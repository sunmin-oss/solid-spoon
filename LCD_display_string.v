==> flow/design.v <==
module LCD_display_string(clk, rst, ID_data, index, out);
	input 			  	clk, rst;
	input 		[4:0]	index;
	input 		[255:0] ID_data;
	output reg 	[7:0]	out;	
	reg [7:0] displayreg [31:0];
	always@(posedge clk)begin
		displayreg[0] 	<= ID_data[127:120];
		displayreg[1] 	<= ID_data[119:112];
		displayreg[2] 	<= ID_data[111:104]; 
		displayreg[3] 	<= ID_data[103: 96];
		displayreg[4] 	<= ID_data[ 95: 88];
		displayreg[5] 	<= ID_data[ 87: 80];
		displayreg[6] 	<= ID_data[ 79: 72];
		displayreg[7] 	<= ID_data[ 71: 64];
		displayreg[8] 	<= ID_data[ 63: 56];
		displayreg[9] 	<= ID_data[ 55: 48];
		displayreg[10] 	<= ID_data[ 47: 40];
		displayreg[11] 	<= ID_data[ 39: 32]; 
		displayreg[12] 	<= ID_data[ 31: 24];
		displayreg[13] 	<= ID_data[ 23: 16];
		displayreg[14] 	<= ID_data[ 15:  8];
		displayreg[15] 	<= ID_data[  7:  0];
		displayreg[16] 	<= ID_data[255:248];	
		displayreg[17] 	<= ID_data[247:240];
		displayreg[18] 	<= ID_data[239:232]; 
		displayreg[19] 	<= ID_data[231:224];
		displayreg[20] 	<= ID_data[223:216];
		displayreg[21] 	<= ID_data[215:208];
		displayreg[22] 	<= ID_data[207:200];
		displayreg[23] 	<= ID_data[199:192];
		displayreg[24] 	<= ID_data[191:184];
		displayreg[25] 	<= ID_data[183:176];
		displayreg[26] 	<= ID_data[175:168];
		displayreg[27] 	<= ID_data[167:160]; 
		displayreg[28] 	<= ID_data[159:152];
		displayreg[29] 	<= ID_data[151:144];
		displayreg[30] 	<= ID_data[143:136];
		displayreg[31] 	<= ID_data[135:128];			
	end
	always@(*)begin
		out = displayreg[index];
	end
endmodule
======== Reports on LCD_display_string ========
What the tools print for LCD_display_string, step after step.
Line numbers count from 1 in the design file above.
Operators carry their Yosys type and port widths (W data, S select, Z words).
A cell with n/a has no value.
design
  top module .............................. LCD_display_string
  clock input ............................. clk
  cell library ............................ sky130hd
  corner .................................. tt_025C_1v80

======== Elaborated design ========
Source: Yosys, flattened and elaborated. Widths are those after wreduce; folded enables and synchronous resets count as part of the registers. Registers that Yosys merges into a memory's read port (data or address) are not register bits. Print and check cells do not count. Equal cells are merged and count once.
word-level totals
  word width x clocked read ports ......... 0
  bits in latches ......................... 0
  elaborated cells ........................ 65
  memories ................................ 0
  bits of input ports ..................... 263
  register bits ........................... 256
  bits in writable memories ............... 0
  memory bits (read-only) ................. 0
operators by class
  equal/unequal tests ..................... 31
  shifts and indexed selects .............. 0
  multiplexer cells ....................... 1
  divide/modulo/power cells ............... 0
  add/subtract/negate cells ............... 0
  magnitude comparators ................... 0
  bitwise logic cells ..................... 0
  multipliers ............................. 0
  reductions and logical operators ........ 1
operators by type and width
  operator              count
  $pmux W8 S32          1
  $eq A5 B5 Y1 const B  16
  $eq A5 B4 Y1 const B  8
  $eq A5 B3 Y1 const B  4
  $eq A5 B2 Y1 const B  2
  $eq A5 B1 Y1 const B  1
  $logic_not A5 Y1      1

======== Longest topological paths ========
Longest topological path by Yosys (ltp), each cell counted once; first at word level (registers and memories cut), then after technology mapping (sequential cells cut; the memories' decode and read muxes count).
depth
  depth after elaboration ................. 2
  ABC_AREA ................................ 0
  depth in mapped cells ................... 8
  depth with buffers taken out ............ 5

======== After synthesis ========
Yosys stat after the flow's synthesis: flattened, memories mapped to cells. It holds for the ABC_AREA given above (unset counts as 0); a run with the other value may have another netlist.
Totals and module areas in this step are rounded.
synthesis totals
  buffers ................................. 49
  cells in the netlist .................... 641
  sequential part of the area ............. 5,120 um2
  chip area (Yosys) ....................... 7,540 um2
  flip-flop cells ......................... 256
cells by type
  cell                       count  area in all (um2)
  sky130_fd_sc_hd__dfxtp_1   256    5.12E+03
  sky130_fd_sc_hd__nand3_1   116    580.557
  sky130_fd_sc_hd__a22oi_1   24     180.173
  sky130_fd_sc_hd__nand4_1   25     156.4
  sky130_fd_sc_hd__a32o_1    15     150.144
  sky130_fd_sc_hd__buf_2     25     125.12
  sky130_fd_sc_hd__mux2_2    9      101.347
  sky130_fd_sc_hd__nor4_1    12     75.072
  sky130_fd_sc_hd__buf_4     8      60.058
  sky130_fd_sc_hd__and3_1    9      56.304
  sky130_fd_sc_hd__nor2_1    15     56.304
  sky130_fd_sc_hd__nand2_1   14     52.55
  sky130_fd_sc_hd__a31oi_1   8      50.048
  sky130_fd_sc_hd__mux2i_1   5      50.048
  sky130_fd_sc_hd__nor2b_1   8      50.048
  sky130_fd_sc_hd__clkbuf_1  13     48.797
  sky130_fd_sc_hd__a311oi_1  5      43.792
  sky130_fd_sc_hd__nor3b_2   3      37.536
Not listed: further types 29, cells in them 71.

======== Timing after synthesis ========
Source: OpenSTA report_checks on the synthesized netlist (no wires, ideal clock, input and output delay 20% of the period each), path of least setup slack; recovery checks are left aside. Register names are those of the netlist, which keeps one name where synthesis merged equal registers.
timing path post-synthesis
  path type ............................... input to output
  start ................................... input index[0]
  end ..................................... output out[1]
  slack ................................... 1.325 ns
  launch time at the first pin ............ 0.864 ns
  input delay ............................. 0.864 ns
  arrival time ............................ 2.131 ns
  clock period ............................ 4.32 ns
  path delay .............................. 1.267 ns
  stages .................................. 8
  period reached after synthesis .......... 2.995 ns
"path delay" is the arrival time less input delay plus setup time.
At an output port there is no setup time.
"stages" counts driving pins, that of a launching flip-flop among them; a cell with two outputs on the path counts twice.
"period reached after synthesis" = period - worst setup slack (recovery checks aside). The figure is calculated, with input and output delays left at 20% of the set period.
The rows between start and end are the longest chain of elaborated cells between them; the timing report does not say that the signal goes this way. Where chains are equally long, one stands for them.
A line is the first line of the expression or statement that the cell stems from. Yosys adds cells for indexed reads and writes and turns some case tables into memories.
on the way, post-synthesis
  cells stage by stage .................... sky130_fd_sc_hd__buf_4 > sky130_fd_sc_hd__buf_2 > sky130_fd_sc_hd__buf_2 > sky130_fd_sc_hd__nor2_1 > sky130_fd_sc_hd__a22oi_1 > sky130_fd_sc_hd__o32ai_1 > sky130_fd_sc_hd__a311oi_1 > sky130_fd_sc_hd__a31oi_1
  cells in the longest elaborated chain ... 2
  elaborated cells between the ends (all ways) .. 33
  RTL lines with such cells ............... 1
ends and longest elaborated chain, post-synthesis
  what                line  text
  start: declaration  3     input [4:0] index;
  $eq A5 B5 Y1        42    out = displayreg[index];
  $pmux W8 S32        42
  end: declaration    5     output reg [7:0] out;

======== Worst path after layout ========
Path of least setup slack in the final report of entry A (OpenROAD, finished layout, wires in). Where an end is a register, its clock arrival counts in the times.
timing path post-layout
  path type ............................... input to output
  start ................................... input index[4]
  end ..................................... output out[7]
  stages .................................. 9
  clock period ............................ 2.46 ns
  input delay ............................. 0.49 ns
  launch time at the first pin ............ 0.49 ns
  arrival time ............................ 2.13 ns
  slack ................................... -0.16 ns
The rows between start and end are the longest chain of elaborated cells between them; the timing report does not say that the signal goes this way. Where chains are equally long, one stands for them.
on the way, post-layout
  cells stage by stage .................... sky130_fd_sc_hd__buf_12 > sky130_fd_sc_hd__and3b_2 > sky130_fd_sc_hd__buf_12 > sky130_fd_sc_hd__nand3_2 > sky130_fd_sc_hd__nand4_1 > sky130_fd_sc_hd__nor4_4 > sky130_fd_sc_hd__buf_4 > sky130_fd_sc_hd__a31oi_4 > sky130_fd_sc_hd__buf_2
  cells in the longest elaborated chain ... 2
  elaborated cells between the ends (all ways) .. 33
  RTL lines with such cells ............... 1
ends and longest elaborated chain, post-layout
  what                line  text
  start: declaration  3     input [4:0] index;
  $eq A5 B5 Y1        42    out = displayreg[index];
  $pmux W8 S32        42
  end: declaration    5     output reg [7:0] out;

Wiki page: LCD_display_string / flow data

Measured results for LCD_display_string: 2 stored runs of the Yosys and OpenROAD flow on sky130hd. The settings differ; the order carries no meaning. The constraints put input and output delay at 20% of the set period each and load the outputs with 0.01 pF.
"period achieved": clock period set for the run, less the worst setup slack. It is reckoned from that one timing run; input and output delays stay at 20% of the period that was set.
"time of the worst setup path" means the part of the period allowed to the worst setup path (the constraints hold back 20% at inputs and 20% at outputs) less its slack; where the path has registers, the arrival times of their clocks count too.
Measured values are rounded.

---- entry A ----
settings
  period_ns = 2.46
  SETUP_SLACK_MARGIN = 0.4
  CAP_MARGIN = 20
  CORE_MARGIN = 2
  CORE_UTILIZATION = 40
  SLEW_MARGIN = 20
results
  summed negative setup slack ............. -0.716 ns
  utilization after layout ................ 0.697
  time of the worst setup path ............ 1.64 ns
  type of the worst setup path ............ input to output
  standard-cell area after layout ......... 13,000 um2
  setup slack of the worst path ........... -0.163 ns
  period achieved ......................... 2.623 ns
  die outline area ........................ 20,000 um2
  chip area after synthesis (Yosys) ....... 7,540 um2

---- entry B ----
settings
  period_ns = 1.83
  CORE_UTILIZATION = 15
  PLACE_DENSITY = 0.58
  CELL_PAD_IN_SITES_DETAIL_PLACEMENT = 0
  ABC_AREA = 1
  GPL_ROUTABILITY_DRIVEN = 0
  CTS_CLUSTER_SIZE = 11
  CTS_CLUSTER_DIAMETER = 64
  MAX_ROUTING_LAYER = met5
  CAP_MARGIN = 20
  CORE_MARGIN = 2
  SLEW_MARGIN = 20
results
  summed negative setup slack ............. -3.40 ns
  utilization after layout ................ 0.264
  time of the worst setup path ............ 1.55 ns
  type of the worst setup path ............ input to output
  standard-cell area after layout ......... 13,600 um2
  setup slack of the worst path ........... -0.447 ns
  period achieved ......................... 2.277 ns
  die outline area ........................ 53,700 um2
  chip area after synthesis (Yosys) ....... 7,780 um2
