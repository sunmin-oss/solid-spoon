==> flow/design.v <==
module IR_RECEIVE(iCLK,iRST_n,iIRDA,oDATA_READY,oDATA);
input 				iCLK;         
input 				iRST_n;       
input 				iIRDA;        
output 				oDATA_READY;  
output	reg	[31:0]	oDATA;  
parameter IDLE = 2'b00;    
parameter GUIDANCE = 2'b01;    
parameter DATAREAD = 2'b10;    
parameter IDLE_DUR = 230000;   
parameter GUIDANCE_DUR = 210000;   
parameter DATAREAD_DUR = 262143;   
parameter DATA_HIGH_DUR = 41500;	  
parameter BIT_AVAILABLE_DUR = 20000;    
reg [17:0] 	idle_count;           
reg 		idle_count_flag;       
reg [17:0] 	guidance_count;           
reg			guidance_count_flag;      
reg [17:0] 	data_count;            
reg 		data_count_flag;    
reg [5:0] 	bitcount;  
reg [1:0] 	state;    
reg [31:0] 	data;    
reg [31:0] 	data_buf;  
reg 		data_ready;  
assign oDATA_READY = data_ready;
always @(posedge iCLK or negedge iRST_n)begin 
	if (!iRST_n) begin	     
	    state <= IDLE;
	end
	else begin
		case (state)
 		    IDLE     	: if (idle_count > IDLE_DUR)  
		  	              	state <= GUIDANCE; 
		    GUIDANCE 	: if (guidance_count > GUIDANCE_DUR)
		  	              	state <= DATAREAD;
		    DATAREAD 	: if ((data_count >= DATAREAD_DUR) || (bitcount >= 33))
		  					state <= IDLE;
	    default  		: state <= IDLE; 
		endcase
	end
end
always @(posedge iCLK or negedge iRST_n)begin	
	if (!iRST_n)
		idle_count_flag <= 1'b0;
	else if ((state == IDLE) && !iIRDA)
		idle_count_flag <= 1'b1;
	else                           
		idle_count_flag <= 1'b0;		     		 	
 end  		  
always @(posedge iCLK or negedge iRST_n)begin	
	if (!iRST_n)
		idle_count <= 0;
	else if (idle_count_flag)     
		idle_count <= idle_count + 1'b1;
	else  
		idle_count <= 0;	          
end
always @(posedge iCLK or negedge iRST_n)	begin
	if (!iRST_n)
		guidance_count_flag <= 1'b0;
	else if ((state == GUIDANCE) && iIRDA)
		guidance_count_flag <= 1'b1;
	else  
		guidance_count_flag <= 1'b0;     		 	
end
always @(posedge iCLK or negedge iRST_n)	begin
	if (!iRST_n)
		guidance_count <= 0;
	else if (guidance_count_flag)     
		guidance_count <= guidance_count + 1'b1;
	else  
		guidance_count <= 0;	         
end
always @(posedge iCLK or negedge iRST_n)begin
	if (!iRST_n) 
		data_count_flag <= 0;	
	else if ((state == DATAREAD) && iIRDA)
		data_count_flag <= 1'b1;  
	else
		data_count_flag <= 1'b0; 
end
always @(posedge iCLK or negedge iRST_n)begin
	if (!iRST_n)
		data_count <= 1'b0;
	else if(data_count_flag)       
		data_count <= data_count + 1'b1;
	else 
		data_count <= 1'b0;         
end
always @(posedge iCLK or negedge iRST_n) begin
    if (!iRST_n)
       	bitcount <= 6'b0;
	else if (state == DATAREAD) begin
		if (data_count == BIT_AVAILABLE_DUR)
			bitcount <= bitcount + 1'b1;  
	end   
	else
	    bitcount <= 6'b0;
end	  
always @(posedge iCLK or negedge iRST_n)begin
	if (!iRST_n) begin
		data <= 0;
	end
	else if (state == DATAREAD) begin
		if (data_count >= DATA_HIGH_DUR)  
			data[bitcount-1'b1] <= 1'b1;   
	end
	else begin
		data <= 0;	
	end
end		 
always @(posedge iCLK or negedge iRST_n) begin 
	if (!iRST_n) begin
	    data_ready <= 1'b0;
	end
    else if (bitcount == 32) begin
		if (data[31:24] == ~data[23:16]) begin		
			data_buf <= data;      
			data_ready <= 1'b1;    
		end	
		else begin
			data_ready <= 1'b0 ;   
		end
	end
	else begin
		data_ready <= 1'b0 ;
	end
end
always @(posedge iCLK or negedge iRST_n) begin
	  if (!iRST_n)
		   oDATA <= 32'b0000;
	else if (data_ready)
	    oDATA <= data_buf;   
end	  
endmodule
---- Reports on IR_RECEIVE ----
What the tools print for IR_RECEIVE, step after step.
Line numbers count from 1 in the design file above.
Operators carry their Yosys type and port widths (W data, S select, Z words).
Library cell names are shortened.
The mark - stands for no value.
inputs
  top module .............................. IR_RECEIVE
  clock input ............................. iCLK
  standard-cell library ................... sky130hd
  library corner .......................... tt_025C_1v80

---- After elaboration ----
Yosys after proc, flatten, opt, wreduce and memory -nomap, before mapping. Memory bits, and registers merged into a memory's read port (data or address), are not among the register bits. Print and check cells are not counted. Equal cells are merged and count once.
bit counts
  bits in registers ....................... 162
  bits of input ports ..................... 3
  output and inout bits ................... 33
  word-level cells ........................ 62
cells by class
  $add $sub $neg .......................... 6
  $lt $le $gt $ge ......................... 5
  equality and inequality tests ........... 10
  shift operators ......................... 1
  muxes and demuxes ....................... 16
  bitwise operators ....................... 4
  reduce/logical cells .................... 8
operators by type and width
  cell                      number
  $mux W32                  2
  $add A18 B1 Y18 const B   3
  $mux W18                  3
  $gt A18 B18 Y1 const B    2
  $shift A1 B7 Y32 const A  1
  $and A32 B32 Y32          1
  $or A32 B32 Y32           1
  $not A32 Y32              1
  $eq A18 B15 Y1 const B    1
  $ge A18 B16 Y1 const B    1
  $ge A18 B18 Y1 const B    1
  $mux W6                   2
  $ne A2 B2 Y1 const B      5
  $eq A8 B8 Y1              1
  $not A8 Y8                1
  $neg A6 Y7                1
  $reduce_and A3 Y1         2
  $add A6 B1 Y6 const B     1
  $sub A6 B1 Y6 const B     1
  $ge A6 B6 Y1 const B      1
  $eq A6 B6 Y1 const B      1
  $pmux W2 S3               1
  $mux W2                   3
  $mux W1                   5
  $logic_and A1 B1 Y1       3
  $eq A2 B1 Y1 const B      1
  $eq A2 B2 Y1 const B      1
  $logic_not A2 Y1          1
Not listed: further kinds 2, cells in them 2.

---- Logic depth ----
Yosys ltp: most cells in a row. Word level: on the elaborated netlist, between registers, memories and ports. Mapped: between sequential cells and ports; inverters and the memories' decode and read muxes count.
depth
  depth in word-level cells ............... 8
  ABC_AREA ................................ 0
  mapped depth ............................ 10
  gate-level depth less buffers ........... 7

---- Mapped cells and area ----
Source: synth_stat.txt of the flow (Yosys; design flattened, memories mapped). It holds for the ABC_AREA given above (unset counts as 0); a run with the other value may have another netlist.
synthesis totals
  cells in the netlist .................... 609
  mapped area ............................. 7409.6 µm²
  mapped flip-flops ....................... 163
  buffer cells ............................ 25
cells by type
  cell type  number  total area (µm²)
  dfrtp_1    130     3253.12
  edfxtp_1   32      960.922
  mux2_2     32      360.346
  and2_1     49      306.544
  xor2_1     33      289.027
  o41ai_1    32      280.269
  xnor2_1    28      245.235
  nand2_1    52      195.187
  nand3_1    32      160.154
  ha_1       12      150.144
  buf_6      8       90.086
  nand4_1    14      87.584
  inv_1      21      78.826
  nor3_1     15      75.072
  nor2_1     17      63.811
  nor4_1     8       50.048
  nor2b_1    7       43.792
  and3_1     6       37.536
Not listed: further types 49, cells in them 81.

---- Timing after synthesis ----
Path of least setup slack by OpenSTA after synthesis, without wires, with an ideal clock, recovery checks aside; 20% of the period is set as input and as output delay. Where synthesis merged equal registers, the netlist keeps one of their names.
path after synthesis
  kind .................................... reg-to-reg
  from .................................... register bitcount[0]
  to ...................................... register data_buf[0]
  period .................................. 2.38 ns
  setup time .............................. 0.392 ns
  time at the first pin ................... 0.000 ns
  arrival time ............................ 1.955 ns
  data required time ...................... 1.988 ns
  slack ................................... 0.033 ns
  path delay .............................. 2.347 ns
  driving pins on the path ................ 7
  path buffers ............................ 1
  synthesis period reached ................ 2.347 ns
"path delay" is the arrival time less input delay plus setup time.
"driving pins on the path": output pins that drive a net of the path, with the launching flip-flop's if there is one; two outputs of one cell count as two.
"synthesis period reached" is the clock period less the worst setup slack; recovery checks do not enter. This is arithmetic on one report: input and output delays are still those of the set period (20% each).
The rows between start and end are the longest chain of elaborated cells between them; the timing report does not say that the signal goes this way. Where chains are equally long, one stands for them.
Each line given opens the expression or statement behind the cell; cells for indexed reads and writes are added by Yosys, which also makes memories of some case tables.
At most two assigning lines are given for a register; there are more.
between the ends, after synthesis
  cells stage by stage .................... dfrtp_1 > buf_6 > inv_1 > ha_1 > nand3_1 > nor3_1 > and2_1
  cells in the longest elaborated chain ... 2
  elaborated cells between the ends (all ways) .. 2
  RTL lines with such cells ............... 1
  classes of those cells .................. eq/ne: 1; reduce/logical: 1
RTL lines, path after synthesis
  item               line  text
  from (decl)        21    reg [5:0] bitcount;
  from (assign)      93    bitcount <= 6'b0;
  from (assign)      96    bitcount <= bitcount + 1'b1;
  $eq A6 B6 Y1       117   else if (bitcount == 32) begin
  $reduce_and A3 Y1  -
  to (assign)        119   data_buf <= data;
  to (decl)          24    reg [31:0] data_buf;

---- Path in the finished layout ----
Path of least setup slack in the final report of flow run A (OpenROAD, finished layout, wires in). Where an end is a register, its clock arrival counts in the times.
path after layout
  kind .................................... reg-to-reg
  from .................................... register bitcount[0]
  to ...................................... register data[29]
  period .................................. 2.73 ns
  setup time .............................. 0.13 ns
  time at the first pin ................... 0.42 ns
  arrival time ............................ 2.70 ns
  data required time ...................... 3.02 ns
  slack ................................... 0.32 ns
  driving pins on the path ................ 8
  path buffers ............................ 1
The rows between start and end are the longest chain of elaborated cells between them; the timing report does not say that the signal goes this way. Where chains are equally long, one stands for them.
At most two assigning lines are given for a register; there are more.
Lines with a computed index may be missing from the assigning lines.
between the ends, after layout
  cells stage by stage .................... dfrtp_1 > inv_1 > ha_1 > buf_4 > xnor2_4 > a22oi_1 > nand4_1 > o41ai_1
  cells in the longest elaborated chain ... 8
  elaborated cells between the ends (all ways) .. 8
  RTL lines with such cells ............... 3
  classes of those cells .................. add/sub: 2; shift: 1; mux: 2; logic: 3
RTL lines, path after layout
  item              line  text
  from (decl)       21    reg [5:0] bitcount;
  from (assign)     93    bitcount <= 6'b0;
  from (assign)     96    bitcount <= bitcount + 1'b1;
  $sub A6 B1 Y6     107   data[bitcount-1'b1] <= 1'b1;
  $neg A6 Y7        107
  $shift A1 B7 Y32  107
  $not A32 Y32      107
  $and A32 B32 Y32  107
  $or A32 B32 Y32   107
  $mux W32          106   if (data_count >= DATA_HIGH_DUR)
  $mux W32          105   else if (state == DATAREAD) begin
  to (assign)       103   data <= 0;
  to (assign)       110   data <= 0;
  to (decl)         23    reg [31:0] data;

## Implementation results

Below are 2 stored runs of the flow (Yosys, OpenROAD; platform sky130hd) on IR_RECEIVE, each with its settings and what was measured, unordered. Constraints: input delay and output delay 20% of the set period each, output load 0.01 pF.
"achieved clock period (ns)" is the run's clock period less its worst setup slack. It is reckoned from that one timing run; input and output delays stay at 20% of the period that was set.
By "worst setup path time (ns)" is meant the share of the clock period that the worst setup path is allowed (20% is reserved at inputs, 20% at outputs), minus its slack. Clock arrival times at its registers enter into it.
"finish__power__total" is the tool's figure for a default switching activity; nothing was simulated.

Flow files of flow run A
==> flow/run.sh <==
#!/bin/bash
# the make line also repeats the synthesis and layout settings of config.mk as NAME=value (left out here)
make -C /OpenROAD-flow-scripts/flow DESIGN_CONFIG=/design/flow/config.mk WORK_HOME=/design/flow/orfs CLKGATE_MAP_FILE= finish
==> flow/config.mk <==
export PLATFORM = sky130hd
export DESIGN_NAME = IR_RECEIVE
export DESIGN_NICKNAME = IR_RECEIVE
export VERILOG_FILES = /design/flow/design.v
export SDC_FILE = /design/flow/constraint.sdc
export NUM_CORES = 4
export LEC_CHECK = 0
export CAP_MARGIN = 20
export CORE_MARGIN = 2
export CORE_UTILIZATION = 40
export SLEW_MARGIN = 20
==> flow/constraint.sdc <==
create_clock -name core_clock -period 2.73 [get_ports {iCLK}]
set_input_delay 0.5460 -clock core_clock [delete_from_list [all_inputs] [get_ports {iCLK}]]
set_output_delay 0.5460 -clock core_clock [all_outputs]
set_load 0.01 [all_outputs]

report of flow run A
yosys chip area after synthesis (um^2): 7409.6
finish__design__die__area: 19628.0
finish__design__instance__area__stdcell: 8580.7
finish__design__instance__utilization: 0.4744
finish__timing__setup__ws: 0.321
finish__timing__setup__tns: 0.000
finish__timing__hold__ws: 0.150
finish__power__total: 4.855e-03
achieved clock period (ns): 2.409
worst setup path time (ns): 2.41
worst setup path kind: reg-to-reg

Flow files of flow run B
==> flow/run.sh <==
#!/bin/bash
# the make line also repeats the synthesis and layout settings of config.mk as NAME=value (left out here)
make -C /OpenROAD-flow-scripts/flow DESIGN_CONFIG=/design/flow/config.mk WORK_HOME=/design/flow/orfs CLKGATE_MAP_FILE= finish
==> flow/config.mk <==
export PLATFORM = sky130hd
export DESIGN_NAME = IR_RECEIVE
export DESIGN_NICKNAME = IR_RECEIVE
export VERILOG_FILES = /design/flow/design.v
export SDC_FILE = /design/flow/constraint.sdc
export NUM_CORES = 4
export LEC_CHECK = 0
export CAP_MARGIN = 20
export CELL_PAD_IN_SITES_DETAIL_PLACEMENT = 2
export CORE_ASPECT_RATIO = 0.83
export CORE_MARGIN = 2
export CORE_UTILIZATION = 16
export CTS_CLUSTER_DIAMETER = 114
export PLACE_DENSITY_LB_ADDON = 0.16
export SETUP_SLACK_MARGIN = 0.18
export SLEW_MARGIN = 5
==> flow/constraint.sdc <==
create_clock -name core_clock -period 2.25 [get_ports {iCLK}]
set_input_delay 0.4500 -clock core_clock [delete_from_list [all_inputs] [get_ports {iCLK}]]
set_output_delay 0.4500 -clock core_clock [all_outputs]
set_load 0.01 [all_outputs]

report of flow run B
yosys chip area after synthesis (um^2): 7409.6
finish__design__die__area: 48055.2
finish__design__instance__area__stdcell: 9978.3
finish__design__instance__utilization: 0.2194
finish__timing__setup__ws: 0.095
finish__timing__setup__tns: 0.000
finish__timing__hold__ws: 0.446
finish__power__total: 5.842e-03
achieved clock period (ns): 2.155
worst setup path time (ns): 2.16
worst setup path kind: reg-to-reg
